==> flow/design.v <==
module rtc_clock (
                  input logic         clk_i,
                  input logic         rstn_i,
                  input logic         clock_update_i,
                  output logic [21:0] clock_o,
                  input logic [21:0]  clock_i,
                  input logic [9:0]   init_sec_cnt_i,
                  input logic         calibre_update_i,
                  input logic [15:0]  calibre_sec_cnt_i,
                  output logic [15:0] calibre_sec_cnt_o,
                  input logic         timer_update_i,
                  input logic         timer_enable_i,
                  input logic         timer_retrig_i,
                  input logic [16:0]  timer_target_i,
                  output logic [16:0] timer_value_o,
                  input logic         alarm_enable_i,
                  input logic [5:0]   alarm_mask_i,
                  input logic         alarm_update_clock_i,
                  input logic [21:0]  alarm_clock_i,
                  output logic [21:0] alarm_clock_o,
                  input logic         alarm_update_date_i,
                  input logic [31:0]  alarm_date_i,
                  output logic [31:0] alarm_date_o,
                  input logic [31:0]  date_i,
                  input logic         event_flag_update_i,
                  input logic [1:0]   event_flag_i ,
                  output logic [1:0]  event_flag_o,
                  output logic        event_o,
                  output logic        update_day_o
                  );
   logic [7:0]                        r_seconds;
   logic [7:0]                        r_minutes;
   logic [5:0]                        r_hours;
   logic [7:0]                        s_seconds;
   logic [7:0]                        s_minutes;
   logic [5:0]                        s_hours;
   logic [7:0]                        r_alarm_seconds;
   logic [7:0]                        r_alarm_minutes;
   logic [5:0]                        r_alarm_hours;
   logic [13:0]                       r_alarm_year;
   logic [4:0]                        r_alarm_month;
   logic [5:0]                        r_alarm_day;
   logic [5:0]                        r_alarm_mask;
   logic                              r_alarm_enable;
   logic [7:0]                        s_alarm_seconds;
   logic [7:0]                        s_alarm_minutes;
   logic [5:0]                        s_alarm_hours;
   logic [13:0]                       s_alarm_year;
   logic [4:0]                        s_alarm_month;
   logic [5:0]                        s_alarm_day;
   logic [13:0]                       s_year;
   logic [4:0]                        s_month;
   logic [5:0]                        s_day;
   logic [15:0]                       r_sec_counter;
   logic [15:0]                       r_sec_cnt_calibre;
   logic                              s_update_seconds;
   logic                              s_update_minutes;
   logic                              s_update_hours;
   logic                              s_alarm_match;
   logic                              r_alarm_match;
   logic                              s_alarm_event;
   logic                              s_timer_event;
   logic                              s_timer_match;
   logic                              s_match_year;
   logic                              s_match_month;
   logic                              s_match_day;
   logic                              s_match_hours;
   logic                              s_match_minutes;
   logic                              s_match_seconds;
   logic [16:0]                       r_timer;
   logic [16:0]                       r_timer_target;
   logic                              r_timer_en;
   logic                              r_timer_retrig;
   logic [1:0]                        r_event_flag;
   assign s_seconds = clock_i[7:0];
   assign s_minutes = clock_i[15:8];
   assign s_hours   = clock_i[21:16];
   assign s_day    = date_i[5:0];
   assign s_month  = date_i[12:8];
   assign s_year   = date_i[29:16];
   assign s_alarm_seconds = alarm_clock_i[7:0];
   assign s_alarm_minutes = alarm_clock_i[15:8];
   assign s_alarm_hours   = alarm_clock_i[21:16];
   assign s_alarm_day   = alarm_date_i[5:0];
   assign s_alarm_month = alarm_date_i[12:8];
   assign s_alarm_year  = alarm_date_i[29:16];
   assign s_match_year    = r_alarm_mask[5] | ( s_year    == r_alarm_year );
   assign s_match_month   = r_alarm_mask[4] | ( s_month   == r_alarm_month );
   assign s_match_day     = r_alarm_mask[3] | ( s_day     == r_alarm_day );
   assign s_match_hours   = r_alarm_mask[2] | ( r_hours   == r_alarm_hours );
   assign s_match_minutes = r_alarm_mask[1] | ( r_minutes == r_alarm_minutes );
   assign s_match_seconds = r_alarm_mask[0] | ( r_seconds == r_alarm_seconds );
   assign s_alarm_match = s_match_year & s_match_month & s_match_day &
                          s_match_hours & s_match_minutes & s_match_seconds;
   assign s_alarm_event = r_alarm_enable & s_alarm_match & ~r_alarm_match;  
   assign s_timer_match = r_timer == r_timer_target;
   assign s_timer_event = r_timer_en & s_timer_match;
   assign s_update_seconds = (r_sec_counter == r_sec_cnt_calibre);
   assign s_update_minutes = s_update_seconds & (r_seconds == 8'h59);
   assign s_update_hours   = s_update_minutes & (r_minutes == 8'h59);
   assign event_o        = s_alarm_event | s_timer_event;
   assign update_day_o   = s_update_hours & (r_hours == 6'h23);
   assign clock_o        = {r_hours,r_minutes,r_seconds};
   assign alarm_clock_o  = {r_alarm_hours,r_alarm_minutes,r_alarm_seconds};
   assign alarm_date_o   = {2'b00,r_alarm_year,3'b000,r_alarm_month,2'b00,r_alarm_day};
   assign timer_value_o     = r_timer;
   assign calibre_sec_cnt_o = r_sec_cnt_calibre;
   assign event_flag_o      = r_event_flag;
   always @ (posedge clk_i or negedge rstn_i)
     begin
        if(~rstn_i)
          r_event_flag <= 'h0;
        else
          begin
             if (event_flag_update_i)
               begin
                  if (event_flag_i[0])
                    r_event_flag[0] <= 1'b0;
                  if (event_flag_i[1])
                    r_event_flag[1] <= 1'b0;
               end  
             else if (s_alarm_event)
               begin
                  r_event_flag[0] <= 1'b1;
               end
             else if (s_timer_event)
               begin
                  r_event_flag[1] <= 1'b1;
               end
          end
     end
   always @ (posedge clk_i or negedge rstn_i)
     begin
        if(~rstn_i)
          begin
             r_alarm_seconds <= 'h0;
             r_alarm_minutes <= 'h0;
             r_alarm_hours   <= 'h0;
             r_alarm_enable  <= 'h0;
             r_alarm_mask    <= 'h0;
             r_alarm_year    <= 'h0;
             r_alarm_month   <= 'h0;
             r_alarm_day     <= 'h0;
          end
        else
          begin
             if (alarm_update_clock_i)
               begin
                  r_alarm_enable  <= alarm_enable_i;
                  r_alarm_seconds <= s_alarm_seconds;
                  r_alarm_minutes <= s_alarm_minutes;
                  r_alarm_hours   <= s_alarm_hours  ;
                  r_alarm_mask    <= alarm_mask_i;
               end
             else if(s_alarm_event)  
               r_alarm_enable <= 'h0;
             if (alarm_update_date_i)
               begin
                  r_alarm_year    <= s_alarm_year;
                  r_alarm_month   <= s_alarm_month;
                  r_alarm_day     <= s_alarm_day;
               end
          end
     end
   always @ (posedge clk_i or negedge rstn_i)
     begin
        if(~rstn_i)
          r_alarm_match <= 'h0;
        else
          r_alarm_match <= s_alarm_match;
     end
   always @ (posedge clk_i or negedge rstn_i)
     begin
        if(~rstn_i)
          begin
             r_timer_en     <= 'h0;
             r_timer_target <= 'h0;
             r_timer        <= 'h0;
             r_timer_retrig <= 'h0;
          end
        else
          begin
             if (timer_update_i)
               begin
                  r_timer_en     <= timer_enable_i;
                  r_timer_target <= timer_target_i;
                  r_timer_retrig <= timer_retrig_i;
                  r_timer        <= 'h0;
               end
             else if(r_timer_en)
               begin
                  if(s_timer_match)
                    begin
                       if(!r_timer_retrig)
                         r_timer_en <= 0;
                       r_timer    <= 'h0;
                    end
                  else
                    r_timer <= r_timer + 1;
               end
          end
     end
   always @ (posedge clk_i or negedge rstn_i)
     begin
        if(~rstn_i)
          r_sec_cnt_calibre <= 'h7FFF;
        else
          begin
             if (calibre_update_i)
               r_sec_cnt_calibre <= calibre_sec_cnt_i;
          end
     end
   always @ (posedge clk_i or negedge rstn_i)
     begin
        if(~rstn_i)
          r_sec_counter <= 'h0;
        else
          begin
             if (clock_update_i)
               r_sec_counter <= {1'b0, init_sec_cnt_i, 5'h0};
             else
               begin
                  if (s_update_seconds)
                    r_sec_counter <= 'h0;
                  else
                    r_sec_counter <= r_sec_counter + 1;
               end
          end
     end
   always @(posedge clk_i or negedge rstn_i)
     begin
        if(~rstn_i)
          begin
             r_seconds <= 0;
             r_minutes <= 0;
             r_hours   <= 0;
          end
        else
          begin
             if (clock_update_i)
               begin
                  r_seconds <= s_seconds;
                  r_minutes <= s_minutes;
                  r_hours   <= s_hours;
               end
             else
               begin
                  if (s_update_seconds)
                    begin  
                       if (r_seconds[3:0] >= 4'h9)
                         r_seconds[3:0] <= 4'h0;
                       else
                         r_seconds[3:0] <= r_seconds[3:0] + 4'h1;
                       if (r_seconds >= 8'h59)
                         r_seconds[7:4] <= 4'h0;
                       else if (r_seconds[3:0] >= 4'h9)
                         r_seconds[7:4] <= r_seconds[7:4] + 4'h1;
                    end
                  if (s_update_minutes)
                    begin  
                       if (r_minutes[3:0] >= 4'h9)
                         r_minutes[3:0] <= 4'h0;
                       else
                         r_minutes[3:0] <= r_minutes[3:0] + 4'h1;
                       if (r_minutes >= 8'h59)
                         r_minutes[7:4] <= 4'h0;
                       else if (r_minutes[3:0] >= 4'h9)
                         r_minutes[7:4] <= r_minutes[7:4] + 4'h1;
                    end
                  if (s_update_hours)
                    begin  
                       if (r_hours >= 6'h23)
                         begin
                            r_hours <= 6'h00;
                         end else if (r_hours[3:0] >= 4'h9)
                           begin
                              r_hours[3:0] <= 4'h0;
                              r_hours[5:4] <= r_hours[5:4] + 2'h1;
                           end else begin
                              r_hours[3:0] <= r_hours[3:0] + 4'h1;
                           end
                    end
               end
          end
     end
endmodule
module rtc_date(
	input  logic clk_i,
	input  logic rstn_i,
	input  logic        date_update_i,
	input  logic [31:0] date_i,
	output logic [31:0] date_o,
	input logic new_day_i
);
	logic	[5:0]	s_day;
	logic	[4:0]	s_month;
	logic	[13:0]	s_year;
	logic   [5:0]   r_day;
	logic   [4:0]   r_month;
	logic   [13:0]  r_year;
	logic s_end_of_month;
	logic s_end_of_year;
	logic s_year_century;
	logic s_year_400;
	logic s_year_leap;
	logic s_year_div_4;
	assign s_day    = date_i[5:0];
	assign s_month  = date_i[12:8];
	assign s_year   = date_i[29:16];
	assign date_o = {2'b00,r_year,3'b000,r_month,2'b00,r_day};
	assign s_end_of_year = s_end_of_month & (r_month == 5'h12);
	always_comb
	begin
		case(r_month)
		5'h01: s_end_of_month = (r_day == 6'h31);  
		5'h02: s_end_of_month = (r_day == 6'h29) || ((~s_year_leap)&&(r_day == 6'h28));
		5'h03: s_end_of_month = (r_day == 6'h31);  
		5'h04: s_end_of_month = (r_day == 6'h30);  
		5'h05: s_end_of_month = (r_day == 6'h31);  
		5'h06: s_end_of_month = (r_day == 6'h30);  
		5'h07: s_end_of_month = (r_day == 6'h31);  
		5'h08: s_end_of_month = (r_day == 6'h31);  
		5'h09: s_end_of_month = (r_day == 6'h30);  
		5'h10: s_end_of_month = (r_day == 6'h31);  
		5'h11: s_end_of_month = (r_day == 6'h30);  
		5'h12: s_end_of_month = (r_day == 6'h31);  
		default: s_end_of_month = 1'b0;
		endcase
	end
	assign s_year_div_4   = ((~r_year[0])&&(r_year[4]==r_year[1]));
	assign s_year_century = (r_year[7:0] == 8'h00);
	assign s_year_400     = ((~r_year[8])&&((r_year[12]==r_year[9])));
	assign s_year_leap    = (s_year_div_4) && ( (~s_year_century) || ((s_year_century)&&(s_year_400)) );
	always_ff @(posedge clk_i or negedge rstn_i) begin : proc_r_day
		if(~rstn_i) begin
			r_day <= 6'h1;
		end else begin
		if (date_update_i)
			r_day <= s_day;
		else if ((new_day_i)&&(s_end_of_month))
			r_day <= 6'h01;
		else if ((new_day_i)&&(r_day[3:0] != 4'h9))
			r_day[3:0] <= r_day[3:0] + 4'h1;
		else if (new_day_i)
		begin
			r_day[3:0] <= 4'h0;
			r_day[5:4] <= r_day[5:4] + 2'h1;
		end
		end
	end
	always_ff @(posedge clk_i or negedge rstn_i) begin : proc_r_month
		if(~rstn_i) begin
			r_month <= 5'h01;
		end else begin
			if (date_update_i)
				r_month <= s_month;
			else if ((new_day_i)&&(s_end_of_year))
				r_month <= 5'h01;
			else if ((new_day_i)&&(s_end_of_month)&&(r_month[3:0] != 4'h9))
				r_month[3:0] <= r_month[3:0] + 4'h1;
			else if ((new_day_i)&&(s_end_of_month))
			begin
				r_month[3:0] <= 4'h0;
				r_month[4] <= 1;
			end
		end
	end  
	always_ff @(posedge clk_i or negedge rstn_i) begin : proc_r_year
	 	if(~rstn_i) begin
	 		r_year <= 14'h2000;
	 	end else begin
	 		if (date_update_i)
	 			r_year <= s_year;
	 		else if ((new_day_i)&&(s_end_of_year))
			begin
				if (r_year[3:0] != 4'h9)
					r_year[3:0] <= r_year[3:0] + 4'h1;
				else begin
					r_year[3:0] <= 4'h0;
					if (r_year[7:4] != 4'h9)
						r_year[7:4] <= r_year[7:4] + 4'h1;
					else begin
						r_year[7:4] <= 4'h0;
						if (r_year[11:8] != 4'h9)
							r_year[11:8] <= r_year[11:8]+4'h1;
						else begin
							r_year[11:8] <= 4'h0;
							r_year[13:12] <= r_year[13:12]+2'h1;
						end
					end
				end
			end 
	 	end
	end
endmodule
module rtc_top (
                input logic         clk_i,
                input logic         rstn_i,
                input logic         date_update_i,
                input logic [31:0]  date_i,
                output logic [31:0] date_o,
                input logic         clock_update_i,
                output logic [21:0] clock_o,
                input logic [21:0]  clock_i,
                input logic [9:0]   init_sec_cnt_i,
                input logic         calibre_update_i,
                input logic [15:0]  calibre_sec_cnt_i,
                output logic [15:0] calibre_sec_cnt_o,
                input logic         timer_update_i,
                input logic         timer_enable_i,
                input logic         timer_retrig_i,
                input logic [16:0]  timer_target_i,
                output logic [16:0] timer_value_o,
                input logic         alarm_enable_i,
                input logic [5:0]   alarm_mask_i,
                input logic         alarm_update_clock_i,
                input logic [21:0]  alarm_clock_i,
                output logic [21:0] alarm_clock_o,
                input logic         alarm_update_date_i,
                input logic [31:0]  alarm_date_i,
                output logic [31:0] alarm_date_o,
                input logic         event_flag_update_i,
                input logic [1:0]   event_flag_i,
                output logic [1:0]  event_flag_o,
                output logic        event_o
                );
   logic                            s_rtc_update_day;
   logic [31:0]                     s_date;
   assign date_o = s_date;
   rtc_clock i_rtc_clock
     (
      .clk_i                ( clk_i                ),
      .rstn_i               ( rstn_i               ),
      .clock_update_i       ( clock_update_i       ),
      .clock_o              ( clock_o              ),
      .clock_i              ( clock_i              ),
      .init_sec_cnt_i       ( init_sec_cnt_i       ),
      .calibre_update_i     ( calibre_update_i     ),
      .calibre_sec_cnt_i    ( calibre_sec_cnt_i    ),
      .calibre_sec_cnt_o    ( calibre_sec_cnt_o    ),
      .timer_update_i       ( timer_update_i       ),
      .timer_enable_i       ( timer_enable_i       ),
      .timer_retrig_i       ( timer_retrig_i       ),
      .timer_target_i       ( timer_target_i       ),
      .timer_value_o        ( timer_value_o        ),
      .alarm_enable_i       ( alarm_enable_i       ),
      .alarm_mask_i         ( alarm_mask_i         ),
      .alarm_update_clock_i ( alarm_update_clock_i ),
      .alarm_clock_i        ( alarm_clock_i        ),
      .alarm_clock_o        ( alarm_clock_o        ),
      .date_i               ( s_date               ),
      .alarm_update_date_i  ( alarm_update_date_i  ),
      .alarm_date_i         ( alarm_date_i         ),
      .alarm_date_o         ( alarm_date_o         ),
      .event_flag_update_i  ( event_flag_update_i  ),
      .event_flag_i         ( event_flag_i         ),
      .event_flag_o         ( event_flag_o         ),
      .event_o              ( event_o              ),
      .update_day_o         ( s_rtc_update_day     )
      );
   rtc_date i_rtc_date
     (
      .clk_i           ( clk_i            ),
      .rstn_i          ( rstn_i           ),
      .date_update_i   ( date_update_i    ),
      .date_i          ( date_i           ),
      .date_o          ( s_date           ),
      .new_day_i       ( s_rtc_update_day )
      );
endmodule  
## Step by step through the tools: rtc_top

What the tools print for rtc_top, step after step.
Line numbers count from 1 in the design file above.
Operators carry their Yosys type and port widths (W data, S select, Z words).
The mark - stands for no value.

| set-up | value |
|---|---|
| top module | rtc_top |
| clock | clk_i |
| standard-cell library | sky130hd |
| timing corner | tt_025C_1v80 |

## Elaborated design

Yosys after proc, flatten, opt, wreduce and memory -nomap, before mapping. Memory bits, and registers merged into a memory's read port (data or address), are not among the register bits. Print and check cells are not counted. Equal cells are merged and count once.

| cells by class | value |
|---|---|
| $add $sub $neg | 15 |
| order comparisons | 6 |
| equal/unequal tests | 42 |
| mux-type cells | 74 |
| bitwise operators | 24 |
| reduce/logical cells | 39 |

Operators by type and width:

| cell | number |
|---|---|
| $mux W4 | 38 |
| $mux W17 | 3 |
| $add A4 B1 Y4 const B | 10 |
| $mux W16 | 2 |
| $eq A6 B6 Y1 const B | 5 |
| $mux W2 | 13 |
| $ne A4 B4 Y1 const B | 5 |
| $eq A5 B3 Y1 const B | 4 |
| $add A17 B1 Y17 const B | 1 |
| $eq A17 B17 Y1 | 1 |
| $mux W1 | 17 |
| $add A16 B1 Y16 const B | 1 |
| $eq A16 B16 Y1 | 1 |
| $reduce_bool A2 Y1 | 8 |
| $ge A8 B7 Y1 const B | 2 |
| $eq A8 B7 Y1 const B | 2 |
| $eq A8 B8 Y1 | 2 |
| $reduce_bool A3 Y1 | 5 |
| $eq A5 B5 Y1 const B | 3 |
| $eq A14 B14 Y1 | 1 |
| $reduce_and A2 Y1 | 7 |
| $and A1 B1 Y1 | 12 |
| $ge A4 B4 Y1 const B | 3 |
| $eq A6 B6 Y1 | 2 |
| $eq A5 B2 Y1 const B | 2 |
| $eq A5 B4 Y1 const B | 2 |
| $logic_and A1 B1 Y1 | 9 |
| $ne A2 B2 Y1 const B | 4 |

Other operator kinds: 17; their cells: 35.

| bit counts | value |
|---|---|
| bits in registers | 172 |

## Longest topological paths

Longest topological path by Yosys (ltp), each cell counted once; first at word level (registers and memories cut), then after technology mapping (sequential cells cut; the memories' decode and read muxes count).

| depth | value |
|---|---|
| word-level depth | 14 |
| ABC_AREA | 0 |
| depth in mapped cells | 10 |
| mapped depth without buffers | 9 |

## Synthesis result

Source: synth_stat.txt of the flow (Yosys; design flattened, memories mapped). It holds for the ABC_AREA given above (unset counts as 0); a run with the other value may have another netlist.

| mapped netlist | value |
|---|---|
| standard cells after synthesis | 922 |
| synthesis area | 9541.7 um2 |
| area of sequential cells | 4326.6 um2 |
| mapped flip-flops | 172 |

Cells by type:

| cell | number |
|---|---|
| sky130_fd_sc_hd__dfrtp_1 | 154 |
| sky130_fd_sc_hd__mux2_2 | 89 |
| sky130_fd_sc_hd__xor2_1 | 65 |
| sky130_fd_sc_hd__dfstp_2 | 18 |
| sky130_fd_sc_hd__xnor2_1 | 50 |
| sky130_fd_sc_hd__ha_1 | 26 |
| sky130_fd_sc_hd__nand2_1 | 81 |
| sky130_fd_sc_hd__o21ai_1 | 45 |
| sky130_fd_sc_hd__nor2_1 | 55 |
| sky130_fd_sc_hd__a21oi_1 | 27 |
| sky130_fd_sc_hd__clkbuf_1 | 33 |
| sky130_fd_sc_hd__nand3_1 | 24 |
| sky130_fd_sc_hd__inv_1 | 31 |
| sky130_fd_sc_hd__buf_4 | 14 |
| sky130_fd_sc_hd__nand4_1 | 15 |
| sky130_fd_sc_hd__nor4_1 | 13 |
| sky130_fd_sc_hd__o21ai_0 | 16 |
| sky130_fd_sc_hd__o31ai_1 | 10 |

Not listed: further types 59, cells in them 156.
By module: a second synthesis without flattening, with its own total; a netlist apart from the flattened one above.

| second synthesis, totals | value |
|---|---|
| cell total of the unflattened synthesis | 898 |
| area (unflattened synthesis) | 9539.1 um2 |

Rows give one instance, submodules left out.

Modules:

| module | instances | cells | area (um2) | seq. area (um2) |
|---|---|---|---|---|
| rtc_clock | 1 | 663 | 7569.8 | 3697.3 |
| rtc_date | 1 | 235 | 1969.4 | 629.4 |
| rtc_top | 1 | 0 | 0.0 | 0.0 |

## Timing after synthesis

OpenSTA on the mapped netlist: ideal clock, no wires. The path of least setup slack (recovery checks aside). Input and output delay are each 20% of the period. Register names are those of the netlist, which keeps one name where synthesis merged equal registers.

| timing post-synthesis | value |
|---|---|
| path type | register -> output |
| start | register i_rtc_clock.r_seconds[3] |
| end | output event_o |
| period | 3.11 ns |
| external output delay | 0.622 ns |
| time at the first pin | 0.000 ns |
| data arrival time | 2.287 ns |
| path slack | 0.201 ns |
| path delay | 2.287 ns |
| stages on the path | 9 |
| buffers on the path | 1 |
| synthesis period reached | 2.909 ns |

"path delay" = arrival - input delay + setup time.
A path that ends at an output port has no setup time.
"stages on the path" counts driving pins, that of a launching flip-flop among them; a cell with two outputs on the path counts twice.
"synthesis period reached" = period - worst setup slack (recovery checks aside). The figure is calculated, with input and output delays left at 20% of the set period.
The rows between start and end are the longest chain of elaborated cells between them; the timing report does not say that the signal goes this way. Where chains are equally long, one stands for them.
A line is the first line of the expression or statement that the cell stems from. Yosys adds cells for indexed reads and writes and turns some case tables into memories.
At most two assigning lines are given for a register; there are more.

| on the way, post-synthesis | value |
|---|---|
| path through | sky130_fd_sc_hd__dfrtp_1 > sky130_fd_sc_hd__buf_6 > sky130_fd_sc_hd__xor2_1 > sky130_fd_sc_hd__nor4_1 > sky130_fd_sc_hd__a21oi_1 > sky130_fd_sc_hd__or3_1 > sky130_fd_sc_hd__or4_1 > sky130_fd_sc_hd__or3b_4 > sky130_fd_sc_hd__nand2_1 |
| length of the longest elaborated chain | 6 |
| elaborated cells between the ends (all ways) | 6 |
| source lines of those cells | 4 |
| classes of those cells | eq/ne (1); logic (5) |

Ends and longest elaborated chain, post-synthesis:

| element | RTL line | RTL |
|---|---|---|
| start: declaration | 31 | `logic [7:0]                        r_seconds;` |
| start: assignment | 242 | `r_seconds <= s_seconds;` |
| start: assignment | 253 | `r_seconds[3:0] <= r_seconds[3:0] + 4'h1;` |
| $eq A8 B8 Y1 | 92 | `assign s_match_seconds = r_alarm_mask[0] \| ( r_seconds == r_alarm_seconds );` |
| $or A1 B1 Y1 | 92 |  |
| $and A1 B1 Y1 | 93 | `assign s_alarm_match = s_match_year & s_match_month & s_match_day &` |
| $and A1 B1 Y1 x2 | 95 | `assign s_alarm_event = r_alarm_enable & s_alarm_match & ~r_alarm_match;` |
| $or A1 B1 Y1 | 101 | `assign event_o        = s_alarm_event \| s_timer_event;` |
| end: declaration | 425 | `output logic        event_o` |

## Timing after layout

From the final timing report of flow run 1: the path of least setup slack in the routed layout; clock arrival at registers is part of the times.

| timing after layout | value |
|---|---|
| path type | register -> output |
| start | register i_rtc_clock.r_seconds[7] |
| end | output event_o |
| period | 2.89 ns |
| external output delay | 0.58 ns |
| time at the first pin | 0.43 ns |
| data arrival time | 2.90 ns |
| path slack | -0.59 ns |
| stages on the path | 9 |
| buffers on the path | 1 |

The rows between start and end are the longest chain of elaborated cells between them; the timing report does not say that the signal goes this way. Where chains are equally long, one stands for them.
At most two assigning lines are given for a register; there are more.

| on the way, after layout | value |
|---|---|
| path through | sky130_fd_sc_hd__dfrtp_1 > sky130_fd_sc_hd__xor2_1 > sky130_fd_sc_hd__nor4_2 > sky130_fd_sc_hd__a21oi_1 > sky130_fd_sc_hd__or3_4 > sky130_fd_sc_hd__or4_4 > sky130_fd_sc_hd__or3b_4 > sky130_fd_sc_hd__nand2_2 > sky130_fd_sc_hd__buf_6 |
| length of the longest elaborated chain | 6 |
| elaborated cells between the ends (all ways) | 6 |
| source lines of those cells | 4 |
| classes of those cells | eq/ne (1); logic (5) |

Ends and longest elaborated chain, after layout:

| element | RTL line | RTL |
|---|---|---|
| start: declaration | 31 | `logic [7:0]                        r_seconds;` |
| start: assignment | 242 | `r_seconds <= s_seconds;` |
| start: assignment | 257 | `r_seconds[7:4] <= r_seconds[7:4] + 4'h1;` |
| $eq A8 B8 Y1 | 92 | `assign s_match_seconds = r_alarm_mask[0] \| ( r_seconds == r_alarm_seconds );` |
| $or A1 B1 Y1 | 92 |  |
| $and A1 B1 Y1 | 93 | `assign s_alarm_match = s_match_year & s_match_month & s_match_day &` |
| $and A1 B1 Y1 x2 | 95 | `assign s_alarm_event = r_alarm_enable & s_alarm_match & ~r_alarm_match;` |
| $or A1 B1 Y1 | 101 | `assign event_o        = s_alarm_event \| s_timer_event;` |
| end: declaration | 425 | `output logic        event_o` |

# Flow runs of rtc_top

Flow measurements of rtc_top on sky130hd: 2 stored runs with different settings, listed in no order. Input and output delays are each 20% of the period that was set; the output load is 0.01 pF.
"period reached" = clock period - worst setup slack. The figure is calculated, with input and output delays left at 20% of the set period.
"critical path time": the worst setup path's part of the clock period (all of it between registers, 20% less for each end at a port) less its slack. A launch clock that arrives late makes it longer, a capture clock that arrives late makes it shorter.
By "total power after layout" is meant OpenSTA's value without simulated activity: inputs other than the clock are taken to toggle once in ten clock periods, and the tool carries that through the logic.
A setting shown as - is not set for that run.

| setting or result | flow run 1 | flow run 2 |
|---|---|---|
| period_ns | 2.89 | 3.06 |
| CORE_UTILIZATION | 30 | 40 |
| SETUP_SLACK_MARGIN | 0.62 | -0.09 |
| PLACE_DENSITY | 0.45 | - |
| TNS_END_PERCENT | 65 | - |
| MIN_ROUTING_LAYER | met1 | - |
| MAX_ROUTING_LAYER | met5 | - |
| CAP_MARGIN | 20 | 20 |
| CORE_MARGIN | 2 | 2 |
| SLEW_MARGIN | 20 | 20 |
| full die area (um2) | 33247.9 | 25104.8 |
| total power after layout (mW) | 7.167 | 6.466 |
| standard-cell area after layout (um2) | 15438.6 | 13999.7 |
| setup slack of the worst path (ns) | -0.585 | -0.477 |
| period reached (ns) | 3.475 | 3.537 |
| cell area after synthesis (um2) | 9541.7 | 9541.7 |
| post-layout utilization (%) | 49.1 | 59.6 |
| critical path time (ns) | 2.90 | 2.92 |
| worst setup path kind | register -> output | register -> output |
| sum of negative setup slack (ns) | -0.585 | -0.477 |
